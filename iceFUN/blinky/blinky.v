==> flow/design.v <==
module blinky (clock, led1, led2, led3, led4, led5, led6, led7, led8, lcol1, lcol2, lcol3, lcol4 );
    input clock;
    output led1;
    output led2;
    output led3;
    output led4;
    output led5;
    output led6;
    output led7;
    output led8;
    output lcol1;
    output lcol2;
    output lcol3;
    output lcol4;
    reg [31:0] counter = 32'b0;
    assign {led8, led7, led6, led5, led4, led3, led2, led1} = counter[26:19] ^ 8'hff; 
    assign {lcol4, lcol3, lcol2, lcol1} = 4'b1110;
    always @ (posedge clock) begin
        counter <= counter + 1;
    end
endmodule
* From RTL to reports: blinky
Tool output for the design above, in the order of the flow. Lines are those of the file above, counted from 1. The mark - stands for no value.
Inputs: top blinky, clock clock, library sky130hd, corner tt_025C_1v80

* Word-level counts
Source: Yosys, flattened and elaborated, memories not mapped. Widths are those after wreduce; folded enables and synchronous resets count as part of the registers. Registers that Yosys merges into a memory's read port (data or address) are not register bits. Print and check cells do not count. Equal cells are merged and count once.
Operators by class: shifts and indexed selects 0, multiplexer cells 0, $lt $le $gt $ge 0, equality and inequality tests 0, $add $sub $neg 1, reduce/logical cells 0, multiply operators 0, divide/modulo/power cells 0, bitwise gates (word level) 1
Operators with widths (count):
- adder 32 x 1 -> 32 bit with constant B | 1
- NOT 8 bit | 1
Word-level totals: register bits after elaboration 32, output and inout port bits 12, word-level cells 3, input bits 1, clocked read ports x word width 0, bits in latches 0, bits in writable memories 0, bits in read-only memories 0, memory cells 0

* Longest topological paths
Yosys ltp: most cells in a row. Word level: on the elaborated netlist, between registers, memories and ports. Mapped: between sequential cells and ports; inverters and the memories' decode and read muxes count.
Logic depth: word-level depth 1, ABC_AREA 0, depth in mapped cells 5, gate-level depth less buffers 5

* Synthesis result
Source: synth_stat.txt of the flow (Yosys; design flattened, memories mapped). It holds for the ABC_AREA given above (unset counts as 0); a run with the other value may have another netlist.
Cells by type:
- sky130_fd_sc_hd__dfxtp_1 | count 27, area in all 540.518 um^2
- sky130_fd_sc_hd__xnor2_1 | count 16, area in all 140.134 um^2
- sky130_fd_sc_hd__xor2_1 | count 9, area in all 78.826 um^2
- sky130_fd_sc_hd__nand4_4 | count 3, area in all 63.811 um^2
- sky130_fd_sc_hd__nand3_1 | count 11, area in all 55.053 um^2
- sky130_fd_sc_hd__nor4_4 | count 2, area in all 42.541 um^2
- sky130_fd_sc_hd__inv_1 | count 9, area in all 33.782 um^2
- sky130_fd_sc_hd__and3_1 | count 5, area in all 31.28 um^2
- sky130_fd_sc_hd__buf_4 | count 4, area in all 30.029 um^2
- sky130_fd_sc_hd__nand2_1 | count 6, area in all 22.522 um^2
- sky130_fd_sc_hd__nand4_1 | count 3, area in all 18.768 um^2
- sky130_fd_sc_hd__nor2_1 | count 4, area in all 15.014 um^2
- sky130_fd_sc_hd__nor3_1 | count 3, area in all 15.014 um^2
- sky130_fd_sc_hd__ha_1 | count 1, area in all 12.512 um^2
- sky130_fd_sc_hd__nor3_2 | count 1, area in all 10.01 um^2
- sky130_fd_sc_hd__and4_1 | count 1, area in all 8.758 um^2
- sky130_fd_sc_hd__conb_1 | count 2, area in all 7.507 um^2
- sky130_fd_sc_hd__clkbuf_1 | count 1, area in all 3.754 um^2
Mapped netlist: buffer cells 5, flip-flops 27, standard cells after synthesis 108, mapped area 1129.8 um^2, sequential area 540.5 um^2

* Worst setup path after synthesis
Path of least setup slack by OpenSTA after synthesis, without wires, with an ideal clock, recovery checks aside; 20% of the period is set as input and as output delay. Where synthesis merged equal registers, the netlist keeps one of their names.
Timing after synthesis: path kind register to register, start register counter[0], end register counter[22], path buffers 0, driving pins on the path 6, delay of the path 1.427 ns, setup time 0.118 ns, clock period 1.69 ns, slack 0.263 ns, required time 1.572 ns, arrival time 1.309 ns, launch time at the first pin 0.000 ns, period reached after synthesis 1.427 ns
"delay of the path" is the arrival time less input delay plus setup time. "driving pins on the path" counts driving pins, that of a launching flip-flop among them; a cell with two outputs on the path counts twice. "period reached after synthesis" is the clock period less the worst setup slack; recovery checks do not enter. This is arithmetic on one report: input and output delays are still those of the set period (20% each). The rows between start and end are the longest chain of elaborated cells between them; the timing report does not say that the signal goes this way. Where chains are equally long, one stands for them. A line is the first line of the expression or statement that the cell stems from. Yosys adds cells for indexed reads and writes and turns some case tables into memories.
On the way, after synthesis: cell sequence sky130_fd_sc_hd__dfxtp_1 sky130_fd_sc_hd__ha_1 sky130_fd_sc_hd__nand2_1 sky130_fd_sc_hd__nor4_4 sky130_fd_sc_hd__nand4_1 sky130_fd_sc_hd__xnor2_1, cells in the longest elaborated chain 1, elaborated cells between the ends (all ways) 1, source lines of those cells 1, classes of those cells add/sub: 1
RTL lines, path after synthesis:
- start: declaration | line 15 | reg [31:0] counter = 32'b0;
- start: assignment | line 19 | counter <= counter + 1;
- adder 32 x 1 -> 32 bit | line 19
- end: assignment | line 19
- end: declaration | line 15

* Timing after layout
Path of least setup slack in the final report of flow run A (OpenROAD, finished layout, wires in). Where an end is a register, its clock arrival counts in the times.
Timing after layout: path kind register to register, start register counter[1], end register counter[24], path buffers 1, driving pins on the path 7, launch time at the first pin 0.33 ns, slack 0.22 ns, arrival time 1.75 ns, clock period 1.71 ns, setup time 0.07 ns, required time 1.97 ns
The rows between start and end are the longest chain of elaborated cells between them; the timing report does not say that the signal goes this way. Where chains are equally long, one stands for them.
On the way, after layout: cell sequence sky130_fd_sc_hd__dfxtp_2 sky130_fd_sc_hd__ha_4 sky130_fd_sc_hd__nand2_4 sky130_fd_sc_hd__nor4_4 sky130_fd_sc_hd__buf_4 sky130_fd_sc_hd__nand3_2 sky130_fd_sc_hd__xnor2_1, cells in the longest elaborated chain 1, elaborated cells between the ends (all ways) 1, source lines of those cells 1, classes of those cells add/sub: 1
RTL lines, path after layout:
- start: declaration | line 15 | reg [31:0] counter = 32'b0;
- start: assignment | line 19 | counter <= counter + 1;
- adder 32 x 1 -> 32 bit | line 19
- end: assignment | line 19
- end: declaration | line 15

Subject: blinky on sky130hd, stored results

Hello all,

Measured results for blinky: 2 stored runs of the Yosys and OpenROAD flow on sky130hd. The settings differ; the order carries no meaning. The constraints put input and output delay at 20% of the set period each and load the outputs with 0.01 pF.
"reached clock period" is the run's clock period less its worst setup slack. It is reckoned from that one timing run; input and output delays stay at 20% of the period that was set.

* Flow run A | settings: period_ns 1.71; CORE_UTILIZATION 63; SETUP_SLACK_MARGIN 0.26; PLACE_DENSITY_LB_ADDON 0.18; GPL_ROUTABILITY_DRIVEN 1; CTS_CLUSTER_SIZE 47; SLEW_MARGIN 25; MIN_ROUTING_LAYER met2; MAX_ROUTING_LAYER met5; CAP_MARGIN 20; CORE_MARGIN 2 | results: cell area after synthesis 1129.8 um^2; worst hold slack 0.464 ns; worst setup slack after layout 0.218 ns; reached clock period 1.492 ns; summed negative setup slack 0.000 ns; utilization 0.822; die size 2148.3 um^2
* Flow run B | settings: period_ns 2.16; CORE_UTILIZATION 57; CORE_ASPECT_RATIO 0.97; ABC_AREA 1; CAP_MARGIN 35; CORE_MARGIN 2; SLEW_MARGIN 20 | results: die size 2719.1 um^2; worst hold slack 0.467 ns; summed negative setup slack 0.000 ns; reached clock period 1.735 ns; cell area after synthesis 1321.3 um^2; worst setup slack after layout 0.425 ns; utilization 0.645

Thanks
