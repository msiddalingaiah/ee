==> flow/design.v <==
module VGA (
    input  i_Clk,
    input  i_Switch_1,
    input  i_Switch_2,
    input  i_Switch_3,
    input  i_Switch_4,
    output o_VGA_HSync,
    output o_VGA_VSync,
    output o_VGA_Red_0,
    output o_VGA_Red_1,
    output o_VGA_Red_2,
    output o_VGA_Grn_0,
    output o_VGA_Grn_1,
    output o_VGA_Grn_2,
    output o_VGA_Blu_0,
    output o_VGA_Blu_1,
    output o_VGA_Blu_2,
    output Segment1_A,
    output Segment1_B,
    output Segment1_C,
    output Segment1_D,
    output Segment1_E,
    output Segment1_F,
    output Segment1_G,
    output Segment2_A,
    output Segment2_B,
    output Segment2_C,
    output Segment2_D,
    output Segment2_E,
    output Segment2_F,
    output Segment2_G,
    output LED_1,
    output LED_2,
    output LED_3,
    output LED_4);
    reg [23:0] led_count = 0;
    reg [3:0] left_digit, right_digit;
    wire [6:0] left_digit_segments, right_digit_segments;
    assign { LED_1, LED_2, LED_3, LED_4 } = led_count[23:20];
    assign { Segment1_A, Segment1_B, Segment1_C, Segment1_D, Segment1_E, Segment1_F, Segment1_G } = ~left_digit_segments;
    assign { Segment2_A, Segment2_B, Segment2_C, Segment2_D, Segment2_E, Segment2_F, Segment2_G } = ~right_digit_segments;
    BinaryTo7Segment bcd71(left_digit, left_digit_segments);
    BinaryTo7Segment bcd72(right_digit, right_digit_segments);
    reg [9:0] column, row;
    wire [2:0] red, green, blue;
    reg [8:0] color;
    reg [9:0] ball_x, ball_y, ball_dx, ball_dy;
    reg [9:0] paddle_left_y, paddle_right_y;
    reg [1:0] game_state;
    reg hsync, vsync;
    localparam H_ACTIVE = 10'd640;
    localparam H_FPORCH = 10'd16;
    localparam H_PULSE = 10'd96;
    localparam H_MAX = 10'd800;
    localparam V_ACTIVE = 10'd480;
    localparam V_FPORCH = 10'd10;
    localparam V_PULSE = 10'd2;
    localparam V_MAX = 10'd525;
    localparam PADDLE_HEIGHT_2 = 10'd30;
    localparam PADDLE_WIDTH = 10'd10;
    localparam BALL_SIZE_2 = 10'd3;
    localparam IDLE = 2'd0;
    localparam PLAY = 2'd1;
    initial begin
        row = 0;
        column = 0;
        color = 0;
        ball_x <= H_ACTIVE >> 1;
        ball_y <= V_ACTIVE >> 1;
        ball_dx = 1;
        ball_dy = 1;
        paddle_left_y = V_ACTIVE >> 1;
        paddle_right_y = V_ACTIVE >> 1;
        left_digit = 0;
        right_digit = 0;
        game_state = IDLE;
        hsync = 1'b1;
        vsync = 1'b1;
    end
    assign o_VGA_HSync = hsync;
    assign o_VGA_VSync = vsync;
    assign { o_VGA_Red_2, o_VGA_Red_1, o_VGA_Red_0 } = (column < H_ACTIVE && row < V_ACTIVE) ? red : 0;
    assign { o_VGA_Grn_2, o_VGA_Grn_1, o_VGA_Grn_0 } = (column < H_ACTIVE && row < V_ACTIVE) ? green : 0;
    assign { o_VGA_Blu_2, o_VGA_Blu_1, o_VGA_Blu_0  } = (column < H_ACTIVE && row < V_ACTIVE) ? blue : 0;
    assign { red, green, blue } = color;
    always @(*) begin
        color = 0;
        if ((ball_y - row < BALL_SIZE_2 || row - ball_y < BALL_SIZE_2)
                && (ball_x - column < BALL_SIZE_2 || column - ball_x < BALL_SIZE_2)) begin
            color = 9'b000111000;
        end
        if ((paddle_left_y - row < PADDLE_HEIGHT_2 || row - paddle_left_y < PADDLE_HEIGHT_2)
                && column < PADDLE_WIDTH) begin
            color = 9'b111111000;
        end
        if ((paddle_right_y - row < PADDLE_HEIGHT_2 || row - paddle_right_y < PADDLE_HEIGHT_2)
                && column > H_ACTIVE-PADDLE_WIDTH) begin
            color = 9'b000111111;
        end
    end
    always @(posedge i_Clk) begin
        column <= column + 1;
        if (column == H_MAX-1) begin
            column <= 0;
            row <= row + 1;
            if (row == V_MAX-1) begin
                row <= 0;
            end
        end
        if (column == H_ACTIVE+H_FPORCH-10'd1) hsync <= 1'b0;
        if (column == H_ACTIVE+H_FPORCH+H_PULSE-10'd1) hsync <= 1'b1;
        if (row == V_ACTIVE+V_FPORCH-10'd1) vsync <= 1'b0;
        if (row == V_ACTIVE+V_FPORCH+V_PULSE-10'd1) vsync <= 1'b1;
        led_count <= led_count + 1;
        if (led_count[16:0] == 0) begin
            if (game_state == IDLE) begin
                ball_x <= H_ACTIVE >> 1;
                ball_y <= V_ACTIVE >> 1;
                if (i_Switch_1) game_state <= PLAY;
            end
            if (game_state == PLAY) begin
                ball_x <= ball_x + ball_dx;
                ball_y <= ball_y + ball_dy;
            end
            if (ball_x == H_ACTIVE) begin
                if (ball_y - paddle_right_y < PADDLE_HEIGHT_2 || paddle_right_y - ball_y < PADDLE_HEIGHT_2) begin
                    ball_x <= H_ACTIVE-1;
                    ball_dx <= ~ball_dx + 1;
                end else begin
                    left_digit <= left_digit + 1;
                    game_state <= IDLE;
                end
            end
            if (ball_x == 0) begin
                if (ball_y - paddle_left_y < PADDLE_HEIGHT_2 || paddle_left_y - ball_y < PADDLE_HEIGHT_2) begin
                    ball_x <= 1;
                    ball_dx <= ~ball_dx + 1;
                end else begin
                    right_digit <= right_digit + 1;
                    game_state <= IDLE;
                end
            end
            if (ball_y == V_ACTIVE) begin
                ball_y <= V_ACTIVE-1;
                ball_dy <= ~ball_dy + 1;
            end
            if (ball_y == 0) begin
                ball_y <= 1;
                ball_dy <= ~ball_dy + 1;
            end
            if (i_Switch_1 && paddle_left_y > PADDLE_HEIGHT_2) paddle_left_y <= paddle_left_y - 1;
            if (i_Switch_2 && paddle_left_y < V_ACTIVE-PADDLE_HEIGHT_2) paddle_left_y <= paddle_left_y + 1;
            if (i_Switch_3 && paddle_right_y > PADDLE_HEIGHT_2) paddle_right_y <= paddle_right_y - 1;
            if (i_Switch_4 && paddle_right_y < V_ACTIVE-PADDLE_HEIGHT_2) paddle_right_y <= paddle_right_y + 1;
        end
    end
endmodule
module BinaryTo7Segment (input [3:0] bcd, output reg [6:0] segments);
    always @(*) begin
        case (bcd)
            4'b0000 : segments <= 7'h7E;
            4'b0001 : segments <= 7'h30;
            4'b0010 : segments <= 7'h6D;
            4'b0011 : segments <= 7'h79;
            4'b0100 : segments <= 7'h33;          
            4'b0101 : segments <= 7'h5B;
            4'b0110 : segments <= 7'h5F;
            4'b0111 : segments <= 7'h70;
            4'b1000 : segments <= 7'h7F;
            4'b1001 : segments <= 7'h7B;
            4'b1010 : segments <= 7'h77;
            4'b1011 : segments <= 7'h1F;
            4'b1100 : segments <= 7'h4E;
            4'b1101 : segments <= 7'h3D;
            4'b1110 : segments <= 7'h4F;
            4'b1111 : segments <= 7'h47;
        endcase
    end
endmodule
# Step by step through the tools: VGA
# What the tools print for VGA, step after step.
# Line numbers count from 1 in the design file above.
# Operators: Yosys type, input widths -> output width; for muxes data width and select width s.
# Cell names lack the library's common part.
# Not given: --
# inputs
design	VGA
clock_port	i_Clk
library	sky130hd
corner	tt_025C_1v80

# After elaboration
# Counts by Yosys on the flattened word-level netlist (proc, flatten, opt, wreduce; memories kept). Register bits leave out memories and registers merged into their read ports (data or address). Print and check cells are left out.
# Memory sizes are those after Yosys's memory passes, which may raise the word count (mostly to a power of two), join words into wider ones and drop unused or constant bits.
# classes
n_addsub	25
mul	0
n_div	0
n_cmp	20
equal	9
n_shift	0
mux	31
n_logic	6
reduce_and_logical	29
# op_table
cell	count
$mux 10	18
$sub 10x10->10	12
$lt 10x5->1 const B	8
$add 10x1->10 const B	6
$eq 10x10->1 const B	5
$lt 10x2->1 const B	4
$lt 10x9->1 const B	3
$eq 10x9->1 const B	3
$mux 9	3
$add 24x1->24 const B	1
$sub 10x1->10 const B	2
$add 10x10->10	2
$gt 10x5->1 const B	2
$not 10->10	2
$logic_not 10->1	2
$logic_not 17->1	1
$not 7->7	2
$mux 2	6
$gt 10x10->1 const B	1
$lt 10x10->1 const B	1
$lt 10x4->1 const B	1
$mux 3	3
$logic_and 1x1->1	8
$reduce_and 2->1	4
$add 4x1->4 const B	2
$logic_or 1x1->1	6
$reduce_bool 2->1	3
$reduce_and 3->1	2
# Not listed: further kinds 6, cells in them 7.
# bits
ff_bits	116
latchBits	0
mem_bits_rw	0
rom_bits	224
clocked_rd_ports_x_width	0
memories	2
input_bits	5
wordCells	137
# memory_table
name	words	width	rd	wr	line_no	text
(no name shown)	16	7	1	0	160	case (bcd)
(no name shown)	16	7	1	0	160

# Logic depth
# Yosys ltp: most cells in a row. Word level: on the elaborated netlist, between registers, memories and ports. Mapped: between sequential cells and ports; inverters and the memories' decode and read muxes count.
# depth
depth_word	8
abc_area	1
ltp_mapped	20

# Netlist
# The flow's flattened synthesis, as Yosys stat reports it; memories are mapped. The netlist is that of the ABC_AREA named above (0 if unset); the other value can give another one.
# by_type
type	count	type_area_um2
edfxtp_1	78	2.34E+03
nand2_1	569	2.14E+03
ha_1	148	1.85E+03
inv_1	303	1.14E+03
nand3_1	161	805.773
dfxtp_1	36	720.691
a21oi_1	117	585.562
nor2_1	145	544.272
xor2_1	52	455.437
fa_1	16	320.307
nand4_1	45	281.52
o21ai_0	41	205.197
xnor2_1	20	175.168
nor3_1	21	105.101
buf_4	9	67.565
o21a_1	8	60.058
nor4_1	8	50.048
buf_2	9	45.043
# Other cell types: 26; their cells: 80.
# mapped
stdcells	1866
area_um2	12460.7
seqArea_um2	3062.9
ffs	114
buffers	28

# Path before layout
# Path of least setup slack by OpenSTA after synthesis, without wires, with an ideal clock, recovery checks aside; 20% of the period is set as input and as output delay. Where synthesis merged equal registers, the netlist keeps one of their names.
# synth_path
path_kind	register to register
startpoint	reg led_count[0]
endpoint	reg ball_y[0]
tclk_ns	7.11
setup_ns	0.380
t_arrival_ns	3.837
setup_slack_ns	2.892
path_delay_ns	4.217
driving_pins	7
path_buffers	0
period_less_setup_slack_ns	4.218
# "path_delay_ns" is the arrival time less input delay plus setup time.
# "driving_pins": output pins that drive a net of the path, with the launching flip-flop's if there is one; two outputs of one cell count as two.
# "period_less_setup_slack_ns" is the clock period less the worst setup slack; recovery checks do not enter. This is arithmetic on one report: input and output delays are still those of the set period (20% each).
# Between the ends stands the longest chain of elaborated cells between them, by number of cells; it is not shown to be the way that was timed. Of several equally long chains one is given.
# A line is the first line of the expression or statement that the cell stems from. Yosys adds cells for indexed reads and writes and turns some case tables into memories.
# A register here has more assigning lines than the two given.
# synth_between
cell_sequence	dfxtp_1 > inv_1 > ha_1 > nand4_1 > nor4_1 > inv_1 > a21oi_1
elab_chain_cells	2
cells_between	2
cone_classes	reduce/logical: 2
# synth_lines
element	line_no	text
start, declared	36	reg [23:0] led_count = 0;
start, assigned	114	led_count <= led_count + 1;
$logic_not 17->1	115	if (led_count[16:0] == 0) begin
$reduce_and 2->1	--
end, assigned	118	ball_y <= V_ACTIVE >> 1;
end, assigned	123	ball_y <= ball_y + ball_dy;
end, declared	47	reg [9:0] ball_x, ball_y, ball_dx, ball_dy;

# Timing after layout
# From the final timing report of run 1: the path of least setup slack in the routed layout; clock arrival at registers is part of the times.
# layout_path
path_kind	register to output
startpoint	reg row[0]
endpoint	out o_VGA_Grn_1
tclk_ns	3.45
t_arrival_ns	2.86
setup_slack_ns	-0.10
driving_pins	19
path_buffers	2
# Between the ends stands the longest chain of elaborated cells between them, by number of cells; it is not shown to be the way that was timed. Of several equally long chains one is given.
# layout_between
cell_sequence	edfxtp_1 > inv_2 > buf_6 > nand2_4 > fa_2 > o21ai_2 > nor2_2 > nand2_1 > nor2_1 > nand2_1 > nand2_1 > nor2_1 > nand3_1 > nand2_4 > nand2_4 > nand3_2 > nand2_2 > inv_2 > buf_6
elab_chain_cells	8
cells_between	24
cone_classes	add/sub: 6; compare: 7; mux: 4; reduce/logical: 7
# layout_lines
element	line_no	text
start, declared	44	reg [9:0] column, row;
start, assigned	105	row <= row + 1;
start, assigned	107	row <= 0;
$sub 10x10->10	88	if ((ball_y - row < BALL_SIZE_2 || row - ball_y < BALL_SIZE_2)
$lt 10x2->1	88
$logic_or 1x1->1	88
$logic_and 1x1->1	88
$mux 6	88
$mux 9	92	if ((paddle_left_y - row < PADDLE_HEIGHT_2 || row - paddle_left_y < PADDLE_HEIGHT_2)
$mux 9	96	if ((paddle_right_y - row < PADDLE_HEIGHT_2 || row - paddle_right_y < PADDLE_HEIGHT_2)
$mux 3	83	assign { o_VGA_Grn_2, o_VGA_Grn_1, o_VGA_Grn_0 } = (column < H_ACTIVE && row < V_ACTIVE) ? green : 0;
end, declared	13	output o_VGA_Grn_1,

# Measured data: module VGA, platform sky130hd, 2 stored runs of the flow under differing settings, order arbitrary. Input and output delays are each 20% of the period that was set; the output load is 0.01 pF.
# "period_reached_ns" means the clock period less the worst setup slack. The figure is calculated, with input and output delays left at 20% of the set period.
# "worst_path_time_ns" is the time allowed to the run's worst setup path (the clock period less input and output delay, where it has them) less its slack. Clock arrival times count: a late capture clock shortens it, a late launch clock lengthens it.
# Settings: -- = not set for that run.
# Results: -- = not shown.
run	period_ns	CORE_UTILIZATION	CORE_ASPECT_RATIO	CORE_MARGIN	CELL_PAD_IN_SITES_GLOBAL_PLACEMENT	ABC_AREA	CTS_CLUSTER_SIZE	CAP_MARGIN	SLEW_MARGIN	SETUP_SLACK_MARGIN	PLACE_DENSITY	CELL_PAD_IN_SITES_DETAIL_PLACEMENT	GPL_TIMING_DRIVEN	timing.hold.ws_ns	yosys_chip_area_um2	finalUtil_pct	worst_path_time_ns	timing.worst_path_kind	total_die_area_um2	period_reached_ns	timing.setup.ws_ns
run 1	3.45	34	0.59	6	2	1	14	30	20	--	--	--	--	0.441	12460.7	43.2	2.86	register to output	41548.1	3.552	-0.102
run 2	4.02	44	--	10	2	1	--	20	25	1.18	0.39	2	0	--	--	--	--	--	--	--	--
# Run 2: did not finish, placement stopped with DPL-0033
